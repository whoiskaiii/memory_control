==> flow/design.v <==
module axi_slv_wchannel #(
  parameter AXI_DATA_WIDTH  = 256,
            AXI_ADDR_WIDTH  = 25
  )(
  input                         clk,  
  input                         rst_n,
  input                         axi_s_awvalid,
  output                        axi_s_awready,
  input   [7:0]                 axi_s_awlen,
  input   [AXI_ADDR_WIDTH-1:0]  axi_s_awaddr,
  input                         axi_s_wvalid,
  output                        axi_s_wready,
  input                         axi_s_wlast,
  input   [AXI_DATA_WIDTH-1:0]  axi_s_wdata,
  output                        axi2arb_wframe_valid,
  input                         axi2arb_wframe_ready,
  output  [96:0]                axi2arb_wframe_data
  );
localparam  IDLE  = 1'b0,
            WR    = 1'b1;
reg           wchannel_cs;
reg           wchannel_ns;
reg   [21:0]  awaddr_reg;  
reg   [7:0]   awlen_reg;  
wire          wframe_sof;
wire          wframe_eof;
reg           wframe_eof_last;
reg   [10:0]  wframe_cnt;
wire          wchannel_fifo_wr;
wire          wchannel_fifo_full;
wire          wchannel_fifo_rd;
wire  [63:0]  wchannel_fifo_dout;
wire          wchannel_fifo_empty;
assign  axi_s_awready         = (wchannel_cs==IDLE);
assign  axi_s_wready          = !wchannel_fifo_full;
assign  axi2arb_wframe_valid  = ((wchannel_cs==WR) && !wchannel_fifo_empty);
assign  axi2arb_wframe_data   = {awlen_reg, wframe_eof, wframe_sof, 1'b1, wchannel_fifo_dout, awaddr_reg};
assign  wchannel_fifo_wr = (axi_s_wvalid & axi_s_wready);
assign  wchannel_fifo_rd = (axi2arb_wframe_ready & !wchannel_fifo_empty);
assign  wframe_sof      = (axi2arb_wframe_valid && ((wframe_cnt==0) || (awaddr_reg[5:0]==0)));
assign  wframe_eof      = ((awaddr_reg[5:0]==63) || wframe_eof_last);
always @(posedge clk or negedge rst_n) begin
  if(~rst_n)
    wframe_eof_last <=  1'b0;
  else if(wframe_cnt==((awlen_reg+1)*4-1))
    wframe_eof_last <=  1'b1;
  else if(wchannel_cs==IDLE)
    wframe_eof_last <=  1'b0;
end
always @(posedge clk or negedge rst_n) begin
  if(!rst_n)
    awaddr_reg  <=  'd0;
  else if(axi_s_awvalid & axi_s_awready)
    awaddr_reg  <=  axi_s_awaddr[3+:22];  
  else if(axi2arb_wframe_valid & axi2arb_wframe_ready)
    awaddr_reg  <=  awaddr_reg + 1'b1;  
end
always @(posedge clk or negedge rst_n) begin
  if(!rst_n)
    awlen_reg <=  'd0;
  else if(axi_s_awvalid & axi_s_awready)
    awlen_reg <=  axi_s_awlen;
end
always @(posedge clk or negedge rst_n) begin
  if(!rst_n)
    wframe_cnt  <=  'd0;
  else if(wframe_eof_last)
    wframe_cnt  <=  'd0;
  else if(axi2arb_wframe_valid & axi2arb_wframe_ready)
    wframe_cnt  <=  wframe_cnt + 1;
end
always @(posedge clk or negedge rst_n) begin
  if(!rst_n)
    wchannel_cs <=  IDLE;
  else
    wchannel_cs <=  wchannel_ns;
end
always @(*) begin
  wchannel_ns = IDLE;  
  case(wchannel_cs)
    IDLE: wchannel_ns = axi_s_awvalid ? WR : IDLE;
    WR:   wchannel_ns = (axi2arb_wframe_valid & axi2arb_wframe_ready & wframe_eof_last) ? IDLE : WR;
  endcase
end
sync_fifo_256to64 #(
  .DATA_WIDTH_I (256),
  .DATA_WIDTH_O (64),
  .FIFO_DEPTH   (8),
  .OUTPUT_MODE  (0)
  ) u_sync_fifo_256to64 (
  .clk        (clk),
  .rst_n      (rst_n),
  .fifo_wr    (wchannel_fifo_wr),
  .fifo_din   (axi_s_wdata),
  .fifo_full  (wchannel_fifo_full),
  .fifo_rd    (wchannel_fifo_rd),
  .fifo_dout  (wchannel_fifo_dout),
  .fifo_empty (wchannel_fifo_empty)
);
endmodule
module sync_fifo_256to64 #(
  parameter DATA_WIDTH_I  = 256, 
  parameter DATA_WIDTH_O  = 64,
  parameter FIFO_DEPTH    = 8,
  parameter OUTPUT_MODE   = 0  
  )(
  input                           clk,
  input                           rst_n,
  input                           fifo_wr,
  input       [DATA_WIDTH_I-1:0]  fifo_din,
  output                          fifo_full,
  input                           fifo_rd,
  output  reg [DATA_WIDTH_O-1:0]  fifo_dout,
  output                          fifo_empty
  );
localparam  ADDR_WIDTH  = $clog2(FIFO_DEPTH);
reg [ADDR_WIDTH-1:0]  rd_ptr;
reg [ADDR_WIDTH-1:0]  wr_ptr;
reg [ADDR_WIDTH:0]    fifo_cnt;
reg [DATA_WIDTH_O-1:0]  buf_mem [0:FIFO_DEPTH-1];
integer i;
always @(posedge clk or negedge rst_n) begin
  if(!rst_n)
    for(i=0; i<FIFO_DEPTH; i=i+1)
      buf_mem[i]  <=  {DATA_WIDTH_O{1'b0}};
  else if(fifo_wr)
    {buf_mem[wr_ptr+3], buf_mem[wr_ptr+2], buf_mem[wr_ptr+1], buf_mem[wr_ptr]} <=  fifo_din;
end
always @(posedge clk or negedge rst_n) begin
  if(!rst_n)
    wr_ptr  <=  'b0;
  else if(fifo_wr)
    wr_ptr  <=  wr_ptr + 'd4;
end
assign  fifo_full = (fifo_cnt > 'd4);
generate
  if(OUTPUT_MODE == 0)
    always @(*)
      fifo_dout = buf_mem[rd_ptr];
  else begin
    always @(posedge clk or negedge rst_n) begin
      if(!rst_n)
        fifo_dout <=  'b0;
      else if (fifo_rd)
        fifo_dout <=  buf_mem[rd_ptr];
    end
  end
endgenerate
always @(posedge clk or negedge rst_n) begin
  if(!rst_n)
    rd_ptr  <=  'b0;
  else if(fifo_rd)
    rd_ptr  <=  rd_ptr + 1'b1;
end
assign  fifo_empty  = (fifo_cnt == 'd0);
always @(posedge clk or negedge rst_n) begin
  if(!rst_n) begin
    fifo_cnt  <=  'd0;
  end else if(fifo_wr & fifo_rd) begin
    fifo_cnt  <=  fifo_cnt + 'd3;
  end else if(fifo_wr) begin
    fifo_cnt  <=  fifo_cnt + 'd4;
  end else if(fifo_rd) begin
    fifo_cnt  <=  fifo_cnt - 'd1;
  end
end
endmodule
Reports on axi_slv_wchannel
Tool output for the design above, in the order of the flow.
Lines are those of the file above, counted from 1.
Operators carry their Yosys type and port widths (W data, S select, Z words).
Library cell names are shortened.
A cell with -- has no value.
Design
  top: axi_slv_wchannel
  clock port: clk
  standard-cell library: sky130hd
  timing corner: tt_025C_1v80

After elaboration
Source: Yosys, flattened and elaborated. Widths are those after wreduce. Registers that Yosys merges into a memory's read port (data or address) are not register bits. Print and check cells do not count. Equal cells are merged and count once.
Storage and ports
  bits in registers: 565
  cells after elaboration: 152
  input port bits: 295
Operators by class
  $add $sub $neg: 12
  multiplexer cells: 45
  equality and inequality tests: 38
  $lt $le $gt $ge: 1
  reduce/logical cells: 33
  bitwise gates (word level): 7
Operators by type and width (count)
  $mux W64: 32
  $pmux W64 S8: 1
  $eq A3 B3 Y1 const B: 20
  $mux W22: 2
  $eq A11 B32 Y1: 1
  $reduce_bool A4 Y1: 8
  $eq A3 B2 Y1 const B: 10
  $add A22 B1 Y22 const B: 1
  $mux W11: 2
  $reduce_and A2 Y1: 8
  $eq A3 B1 Y1 const B: 5
  $logic_not A3 Y1: 5
  $sub A11 B1 Y12 const B: 1
  $mux W4: 3
  $add A11 B1 Y11 const B: 1
  $logic_not A11 Y1: 1
  $add A8 B1 Y9 const B: 1
  $and A1 B1 Y1: 6
  $add A3 B1 Y3 const B: 2
  $add A3 B2 Y3 const B: 2
  $eq A6 B6 Y1 const B: 1
  $logic_not A6 Y1: 1
  $reduce_bool A2 Y1: 2
  $sub A4 B1 Y4 const B: 1
  $add A4 B2 Y4 const B: 1
  $add A4 B3 Y4 const B: 1
  $gt A4 B3 Y1 const B: 1
  $logic_not A4 Y1: 1
Not listed: further kinds 9, cells in them 15.

Logic depth
Longest topological path by Yosys (ltp), each cell counted once; first at word level (registers and memories cut), then after technology mapping (sequential cells cut; the memories' decode and read muxes count).
Logic depth
  depth after elaboration: 7
  ABC_AREA: 0
  mapped depth: 11
  depth with buffers taken out: 9

Synthesis result
The flow's flattened synthesis, as Yosys stat reports it; memories are mapped. The netlist is that of the ABC_AREA named above (0 if unset); the other value can give another one.
Mapped netlist
  area of sequential cells: 14088.5 um^2
  buffer cells: 140
  mapped cells: 1913
  flip-flop cells: 563
  synthesis area: 25451.9 um^2
Cell types (count)
  dfrtp_1: 563
  mux2_2: 612
  a222oi_1: 64
  a41oi_1: 64
  nand2_1: 138
  nor2_1: 91
  buf_2: 60
  a22oi_1: 38
  xor2_1: 30
  clkbuf_1: 69
  xnor2_1: 22
  ha_1: 15
  nand3_1: 19
  o21ai_0: 15
  inv_1: 16
  buf_4: 7
  o21ai_1: 10
  nand4_1: 7
Other cell types: 36; their cells: 73.
The figures by module come from a second, unflattened synthesis with its own total; it is not the netlist above.
Unflattened totals
  cells (unflattened synthesis): 1961
  area total of the unflattened synthesis: 25769.7 um^2
Rows give one instance, submodules left out.
By module
  sync_fifo_256to64: cells 1652, times used 1, area 22982.0 um^2
  axi_slv_wchannel: cells 309, times used 1, area 2787.7 um^2

Path before layout
Path of least setup slack by OpenSTA after synthesis, without wires, with an ideal clock, recovery checks aside; 20% of the period is set as input and as output delay. Where synthesis merged equal registers, the netlist keeps one of their names.
Timing post-synthesis
  kind: register -> output
  from: reg u_sync_fifo_256to64.rd_ptr[2]
  to: out axi2arb_wframe_data[22]
  slack: 0.685 ns
  time at the first pin: 0.000 ns
  stages on the path: 10
  external output delay: 0.722 ns
  clock period: 3.61 ns
  path delay: 2.203 ns
  buffers on the path: 5
  data arrival time: 2.203 ns
  data required time: 2.888 ns
  period reached after synthesis: 2.925 ns
"path delay" = arrival - input delay + setup time.
At an output port there is no setup time.
"stages on the path": output pins that drive a net of the path, with the launching flip-flop's if there is one; two outputs of one cell count as two.
"period reached after synthesis" = period - worst setup slack (recovery checks aside). The figure is calculated, with input and output delays left at 20% of the set period.
The rows between start and end are the longest chain of elaborated cells between them; the timing report does not say that the signal goes this way. Where chains are equally long, one stands for them.
A line is the first line of the expression or statement that the cell stems from. Yosys adds cells for indexed reads and writes and turns some case tables into memories.
On the way, post-synthesis
  cell sequence: dfrtp_1 clkbuf_1 clkbuf_1 buf_2 inv_1 ha_1 clkbuf_1 clkbuf_1 a222oi_1 a41oi_1
  cells in the longest elaborated chain: 2
  elaborated cells on any way between the ends: 9
  those cells by class: eq/ne: 7; mux: 1; reduce/logical: 1
RTL lines, path post-synthesis
  start, declared: RTL line 117  | reg [ADDR_WIDTH-1:0]  rd_ptr;
  start, assigned: RTL line 151  | rd_ptr  <=  'b0;
  start, assigned: RTL line 153  | rd_ptr  <=  rd_ptr + 1'b1;
  $eq A3 B3 Y1: RTL line 139  | fifo_dout = buf_mem[rd_ptr];
  $pmux W64 S8: RTL line 139
  end, declared: RTL line 17  | output  [96:0]                axi2arb_wframe_data

Path in the finished layout
Path of least setup slack in the final report of entry B (OpenROAD, finished layout, wires in). Where an end is a register, its clock arrival counts in the times.
Timing post-layout
  kind: register -> output
  from: reg u_sync_fifo_256to64.rd_ptr[0]
  to: out axi2arb_wframe_data[53]
  data required time: 2.66 ns
  slack: 0.00 ns
  data arrival time: 2.66 ns
  external output delay: 0.66 ns
  clock period: 3.32 ns
  stages on the path: 9
  time at the first pin: 0.61 ns
  buffers on the path: 4
The rows between start and end are the longest chain of elaborated cells between them; the timing report does not say that the signal goes this way. Where chains are equally long, one stands for them.
On the way, post-layout
  cell sequence: dfrtp_1 buf_6 ha_4 ha_4 buf_16 buf_12 a222oi_1 a41oi_2 buf_2
  cells in the longest elaborated chain: 2
  elaborated cells on any way between the ends: 9
  those cells by class: eq/ne: 7; mux: 1; reduce/logical: 1
RTL lines, path post-layout
  start, declared: RTL line 117  | reg [ADDR_WIDTH-1:0]  rd_ptr;
  start, assigned: RTL line 151  | rd_ptr  <=  'b0;
  start, assigned: RTL line 153  | rd_ptr  <=  rd_ptr + 1'b1;
  $eq A3 B3 Y1: RTL line 139  | fifo_dout = buf_mem[rd_ptr];
  $pmux W64 S8: RTL line 139
  end, declared: RTL line 17  | output  [96:0]                axi2arb_wframe_data

Design axi_slv_wchannel on sky130hd. What follows are 2 stored runs of the flow, each under its own settings; their order means nothing. The constraints put input and output delay at 20% of the set period each and load the outputs with 0.01 pF.
"clock period reached" = clock period - worst setup slack. The figure is calculated, with input and output delays left at 20% of the set period.
"critical setup path time" is the time allowed to the run's worst setup path (the clock period less input and output delay, where it has them) less its slack. Clock arrival times count: a late capture clock shortens it, a late launch clock lengthens it.

==> entry A: settings <==
{ "period_ns": 2.69, "CORE_UTILIZATION": 42, "SETUP_SLACK_MARGIN": 0.68, "PLACE_DENSITY_LB_ADDON": 0.0, "CELL_PAD_IN_SITES_GLOBAL_PLACEMENT": 3, "ABC_AREA": 1, "CTS_CLUSTER_DIAMETER": 300, "CAP_MARGIN": 15, "MAX_ROUTING_LAYER": "met5", "CORE_MARGIN": 2, "SLEW_MARGIN": 20 }
==> entry A: results <==
unfinished; error FLW-0024 in placement

==> entry B: settings <==
{ "period_ns": 3.32, "CORE_UTILIZATION": 25, "CAP_MARGIN": 20, "CORE_MARGIN": 2, "SLEW_MARGIN": 20 }
==> entry B: results <==
synthesized cell area: 25451.9 um^2
total die area: 104377.0 um^2
utilization after layout: 0.343
setup slack of the worst path: -0.002 ns
summed negative setup slack: -0.002 ns
clock period reached: 3.322 ns
critical setup path time: 2.66 ns
critical path type: register -> output
