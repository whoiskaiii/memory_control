==> flow/design.v <==
module sync_fifo_64to256 #(
  parameter DATA_WIDTH_I  = 64, 
  parameter DATA_WIDTH_O  = 256,
  parameter FIFO_DEPTH    = 8,
  parameter OUTPUT_MODE   = 0  
  )(
  input                           clk,
  input                           rst_n,
  input                           fifo_wr,
  input       [DATA_WIDTH_I-1:0]  fifo_din,
  output                          fifo_full,
  input                           fifo_rd,
  output  reg [DATA_WIDTH_O-1:0]  fifo_dout,
  output                          fifo_empty
  );
localparam  ADDR_WIDTH  = $clog2(FIFO_DEPTH);
reg [ADDR_WIDTH-1:0]  rd_ptr;
reg [ADDR_WIDTH-1:0]  wr_ptr;
reg [ADDR_WIDTH:0]    fifo_cnt;
reg [DATA_WIDTH_I-1:0]  buf_mem [0:FIFO_DEPTH-1];
integer i;
always @(posedge clk or negedge rst_n) begin
  if(!rst_n)
    for(i=0; i<FIFO_DEPTH; i=i+1)
      buf_mem[i]  <=  {DATA_WIDTH_I{1'b0}};
  else if(fifo_wr)
    buf_mem[wr_ptr] <=  fifo_din;
end
always @(posedge clk or negedge rst_n) begin
  if(!rst_n)
    wr_ptr  <=  'b0;
  else if(fifo_wr)
    wr_ptr  <=  wr_ptr + 'd1;
end
assign  fifo_full = (fifo_cnt == FIFO_DEPTH);
generate
  if(OUTPUT_MODE == 0)
    always @(*)
      fifo_dout = {buf_mem[rd_ptr], buf_mem[rd_ptr+1], buf_mem[rd_ptr+2], buf_mem[rd_ptr+3]};
  else begin
    always @(posedge clk or negedge rst_n) begin
      if(!rst_n)
        fifo_dout <=  'b0;
      else if (fifo_rd)
        fifo_dout <=  {buf_mem[rd_ptr], buf_mem[rd_ptr+1], buf_mem[rd_ptr+2], buf_mem[rd_ptr+3]};
    end
  end
endgenerate
always @(posedge clk or negedge rst_n) begin
  if(!rst_n)
    rd_ptr  <=  'b0;
  else if(fifo_rd)
    rd_ptr  <=  rd_ptr + 'd4;
end
assign  fifo_empty  = (fifo_cnt < 'd4);
always @(posedge clk or negedge rst_n) begin
  if(!rst_n) begin
    fifo_cnt  <=  'd0;
  end else if(fifo_wr & fifo_rd) begin
    fifo_cnt  <=  fifo_cnt - 'd3;
  end else if(fifo_wr) begin
    fifo_cnt  <=  fifo_cnt + 'd1;
  end else if(fifo_rd) begin
    fifo_cnt  <=  fifo_cnt - 'd4;
  end
end
endmodule
### Tool chain data of sync_fifo_64to256

The steps from the RTL of sync_fifo_64to256 to its reports follow in flow order.
Lines are those of the file above, counted from 1.
Library cell names are shortened.
A cell with n/a has no value.

| inputs | value |
|---|---|
| top module | sync_fifo_64to256 |
| clock port | clk |
| cell library | sky130hd |
| corner | tt_025C_1v80 |

### Word-level counts

Counts by Yosys on the flattened word-level netlist (proc, flatten, opt, wreduce). Print and check cells are left out. Cells with the same type and inputs are merged into one.

| word-level totals | value |
|---|---|
| flip-flop bits (word level) | 522 |
| input bits | 68 |
| output and inout port bits | 258 |
| elaborated cells | 78 |

| operators by class | value |
|---|---|
| add/subtract/negate cells | 8 |
| magnitude comparators | 1 |
| equality and inequality tests | 36 |
| multiplexer cells | 7 |
| bitwise operators | 1 |
| reductions and logical operators | 14 |

Operators with widths:

| kind | count |
|---|---|
| 64-bit parallel mux with 8-bit select | 4 |
| 3-bit equality test (second input constant) | 20 |
| 3-bit by 2-bit equality test with 1-bit output (second input constant) | 10 |
| 2-bit AND reduction | 8 |
| 3-bit by 1-bit equality test with 1-bit output (second input constant) | 5 |
| 3-bit logical NOT | 5 |
| 4-bit 2-to-1 mux | 3 |
| 3-bit by 1-bit adder with 3-bit output (second input constant) | 2 |
| 3-bit by 2-bit adder with 3-bit output (second input constant) | 2 |
| 4-bit by 1-bit adder with 4-bit output (second input constant) | 1 |
| 4-bit by 2-bit subtractor with 4-bit output (second input constant) | 1 |
| 4-bit by 3-bit subtractor with 4-bit output (second input constant) | 1 |
| 4-bit by 3-bit less-than comparator with 1-bit output (second input constant) | 1 |
| 4-bit equality test (second input constant) | 1 |
| 3-bit adder (second input constant) | 1 |
| 3-bit nonzero test | 1 |
| 1-bit AND | 1 |

### Depth

Depth = most cells in a row (Yosys ltp): at word level without a register or memory, in the mapped netlist without a sequential cell, where the memories' decode and read muxes count.

| logic depth | value |
|---|---|
| word-level depth | 4 |
| ABC_AREA | 0 |
| gate-level depth with buffers | 5 |
| gate-level depth less buffers | 4 |

### After synthesis

The flow's flattened synthesis, as Yosys stat reports it; memories are mapped. The netlist is that of the ABC_AREA named above (0 if unset); the other value can give another one.
Totals and module areas in this step are rounded.

| mapped netlist | value |
|---|---|
| standard cells after synthesis | 1415 |
| cell area after synthesis | 23000 sq um |
| sequential part of the area | 13000 sq um |
| mapped flip-flops | 520 |
| buffers | 79 |

Cell types:

| cell | count | total area (sq um) |
|---|---|---|
| dfrtp_1 | 520 | 1.3E+04 |
| mux2_2 | 768 | 8.65E+03 |
| buf_2 | 56 | 280.269 |
| clkbuf_8 | 18 | 247.738 |
| ha_1 | 10 | 125.12 |
| xor2_1 | 4 | 35.034 |
| nand3_2 | 3 | 30.029 |
| inv_1 | 7 | 26.275 |
| nand2_1 | 6 | 22.522 |
| nand2_2 | 3 | 18.768 |
| xnor2_1 | 2 | 17.517 |
| clkbuf_1 | 4 | 15.014 |
| and2_1 | 2 | 12.512 |
| buf_6 | 1 | 11.261 |
| a311o_1 | 1 | 10.01 |
| mux2i_1 | 1 | 10.01 |
| o21ai_0 | 2 | 10.01 |
| a2111oi_0 | 1 | 8.758 |

Not listed: further types 6, cells in them 6.

### Path before layout

OpenSTA on the mapped netlist: ideal clock, no wires. The path of least setup slack (recovery checks aside). Input and output delay are each 20% of the period. Register names are those of the netlist, which keeps one name where synthesis merged equal registers.

| timing post-synthesis | value |
|---|---|
| path type | register -> output |
| start | reg rd_ptr[2] |
| end | out fifo_dout[100] |
| period | 2.05 ns |
| external output delay | 0.410 ns |
| arrival | 1.286 ns |
| data required time | 1.640 ns |
| slack | 0.354 ns |
| path delay | 1.286 ns |
| stages on the path | 5 |
| synthesis period reached | 1.696 ns |

"path delay" = arrival - input delay + setup time.
At an output port there is no setup time.
"stages on the path": output pins that drive a net of the path, with the launching flip-flop's if there is one; two outputs of one cell count as two.
"synthesis period reached" is the clock period less the worst setup slack; recovery checks do not enter. This is arithmetic on one report: input and output delays are still those of the set period (20% each).
Between the ends stands the longest chain of elaborated cells between them, by number of cells; it is not shown to be the way that was timed. Of several equally long chains one is given.
A line is the first line of the expression or statement that the cell stems from. Yosys adds cells for indexed reads and writes and turns some case tables into memories.

| between the ends, post-synthesis | value |
|---|---|
| path through | dfrtp_1 clkbuf_1 clkbuf_1 buf_2 mux2_2 |
| cells in the longest elaborated chain | 3 |

Ends and longest elaborated chain, post-synthesis:

| element | RTL line | RTL |
|---|---|---|
| start, declared | 17 | `reg [ADDR_WIDTH-1:0]  rd_ptr;` |
| start, assigned | 51 | `rd_ptr  <=  'b0;` |
| start, assigned | 53 | `rd_ptr  <=  rd_ptr + 'd4;` |
| 3-bit by 2-bit adder with 3-bit output | 39 | `fifo_dout = {buf_mem[rd_ptr], buf_mem[rd_ptr+1], buf_mem[rd_ptr+2], buf_mem[rd_ptr+3]};` |
| 3-bit equality test | 39 |  |
| 64-bit parallel mux with 8-bit select | 39 |  |
| end, declared | 13 | `output  reg [DATA_WIDTH_O-1:0]  fifo_dout,` |

### Timing after layout

From the final timing report of flow run A: the path of least setup slack in the routed layout; clock arrival at registers is part of the times.

| timing post-layout | value |
|---|---|
| path type | register -> output |
| start | reg rd_ptr[2] |
| end | out fifo_dout[109] |
| period | 2.07 ns |
| external output delay | 0.41 ns |
| arrival | 2.44 ns |
| data required time | 1.66 ns |
| slack | -0.78 ns |
| stages on the path | 5 |

Between the ends stands the longest chain of elaborated cells between them, by number of cells; it is not shown to be the way that was timed. Of several equally long chains one is given.

| between the ends, post-layout | value |
|---|---|
| path through | dfrtp_4 buf_16 buf_4 mux2_2 clkdlybuf4s50_1 |
| cells in the longest elaborated chain | 3 |

Ends and longest elaborated chain, post-layout:

| element | RTL line | RTL |
|---|---|---|
| start, declared | 17 | `reg [ADDR_WIDTH-1:0]  rd_ptr;` |
| start, assigned | 51 | `rd_ptr  <=  'b0;` |
| start, assigned | 53 | `rd_ptr  <=  rd_ptr + 'd4;` |
| 3-bit by 2-bit adder with 3-bit output | 39 | `fifo_dout = {buf_mem[rd_ptr], buf_mem[rd_ptr+1], buf_mem[rd_ptr+2], buf_mem[rd_ptr+3]};` |
| 3-bit equality test | 39 |  |
| 64-bit parallel mux with 8-bit select | 39 |  |
| end, declared | 13 | `output  reg [DATA_WIDTH_O-1:0]  fifo_dout,` |

Hand-over note for sync_fifo_64to256

Top module sync_fifo_64to256; platform sky130hd; tools Yosys and OpenROAD; 2 stored runs in no particular order. Input and output delays are each 20% of the period that was set; the output load is 0.01 pF.
"clock period achieved" means the clock period less the worst setup slack. The figure is calculated, with input and output delays left at 20% of the set period.
"allowed time less slack (worst setup path)" means the part of the period allowed to the worst setup path (the constraints hold back 20% at inputs and 20% at outputs) less its slack; where the path has registers, the arrival times of their clocks count too.
"total power after layout" rests on the timing tool's default activity at the inputs, not on a simulated workload.
Results are given in rounded form.

## Flow run A

==> flow/run.sh <==
#!/bin/bash
# the make line also repeats the synthesis and layout settings of config.mk as NAME=value (left out here)
make -C /OpenROAD-flow-scripts/flow DESIGN_CONFIG=/design/flow/config.mk WORK_HOME=/design/flow/orfs CLKGATE_MAP_FILE= finish
==> flow/config.mk <==
export PLATFORM = sky130hd
export DESIGN_NAME = sync_fifo_64to256
export DESIGN_NICKNAME = sync_fifo_64to256
export VERILOG_FILES = /design/flow/design.v
export SDC_FILE = /design/flow/constraint.sdc
export NUM_CORES = 4
export LEC_CHECK = 0
export CAP_MARGIN = 20
export CELL_PAD_IN_SITES_DETAIL_PLACEMENT = 0
export CORE_ASPECT_RATIO = 0.92
export CORE_MARGIN = 2
export CORE_UTILIZATION = 18
export GPL_ROUTABILITY_DRIVEN = 1
export SETUP_SLACK_MARGIN = 0.56
export SLEW_MARGIN = 25
==> flow/constraint.sdc <==
create_clock -name core_clock -period 2.07 [get_ports {clk}]
set_input_delay 0.4140 -clock core_clock [delete_from_list [all_inputs] [get_ports {clk}]]
set_output_delay 0.4140 -clock core_clock [all_outputs]
set_load 0.01 [all_outputs]

| result of flow run A | value |
|---|---|
| total power after layout | 55 mW |
| chip area in the Yosys report | 23000 sq um |
| clock period achieved | 2.852 ns |
| setup slack of the critical path | -0.78 ns |
| allowed time less slack (worst setup path) | 2.44 ns |
| kind of the worst setup path | register -> output |
| standard-cell area after layout | 31000 sq um |
| area of the die | 130000 sq um |

## Flow run B

==> flow/run.sh <==
#!/bin/bash
# the make line also repeats the synthesis and layout settings of config.mk as NAME=value (left out here)
make -C /OpenROAD-flow-scripts/flow DESIGN_CONFIG=/design/flow/config.mk WORK_HOME=/design/flow/orfs CLKGATE_MAP_FILE= finish
==> flow/config.mk <==
export PLATFORM = sky130hd
export DESIGN_NAME = sync_fifo_64to256
export DESIGN_NICKNAME = sync_fifo_64to256
export VERILOG_FILES = /design/flow/design.v
export SDC_FILE = /design/flow/constraint.sdc
export NUM_CORES = 4
export LEC_CHECK = 0
export ABC_AREA = 1
export CAP_MARGIN = 20
export CELL_PAD_IN_SITES_DETAIL_PLACEMENT = 2
export CELL_PAD_IN_SITES_GLOBAL_PLACEMENT = 3
export CORE_MARGIN = 2
export CORE_UTILIZATION = 61
export CTS_CLUSTER_DIAMETER = 224
export CTS_CLUSTER_SIZE = 94
export GPL_TIMING_DRIVEN = 1
export MAX_ROUTING_LAYER = met5
export MIN_ROUTING_LAYER = met2
export PLACE_DENSITY_LB_ADDON = 0.08
export SLEW_MARGIN = 5
==> flow/constraint.sdc <==
create_clock -name core_clock -period 1.45 [get_ports {clk}]
set_input_delay 0.2900 -clock core_clock [delete_from_list [all_inputs] [get_ports {clk}]]
set_output_delay 0.2900 -clock core_clock [all_outputs]
set_load 0.01 [all_outputs]

Flow run B: no final report: placement broke off with FLW-0024

End of note.
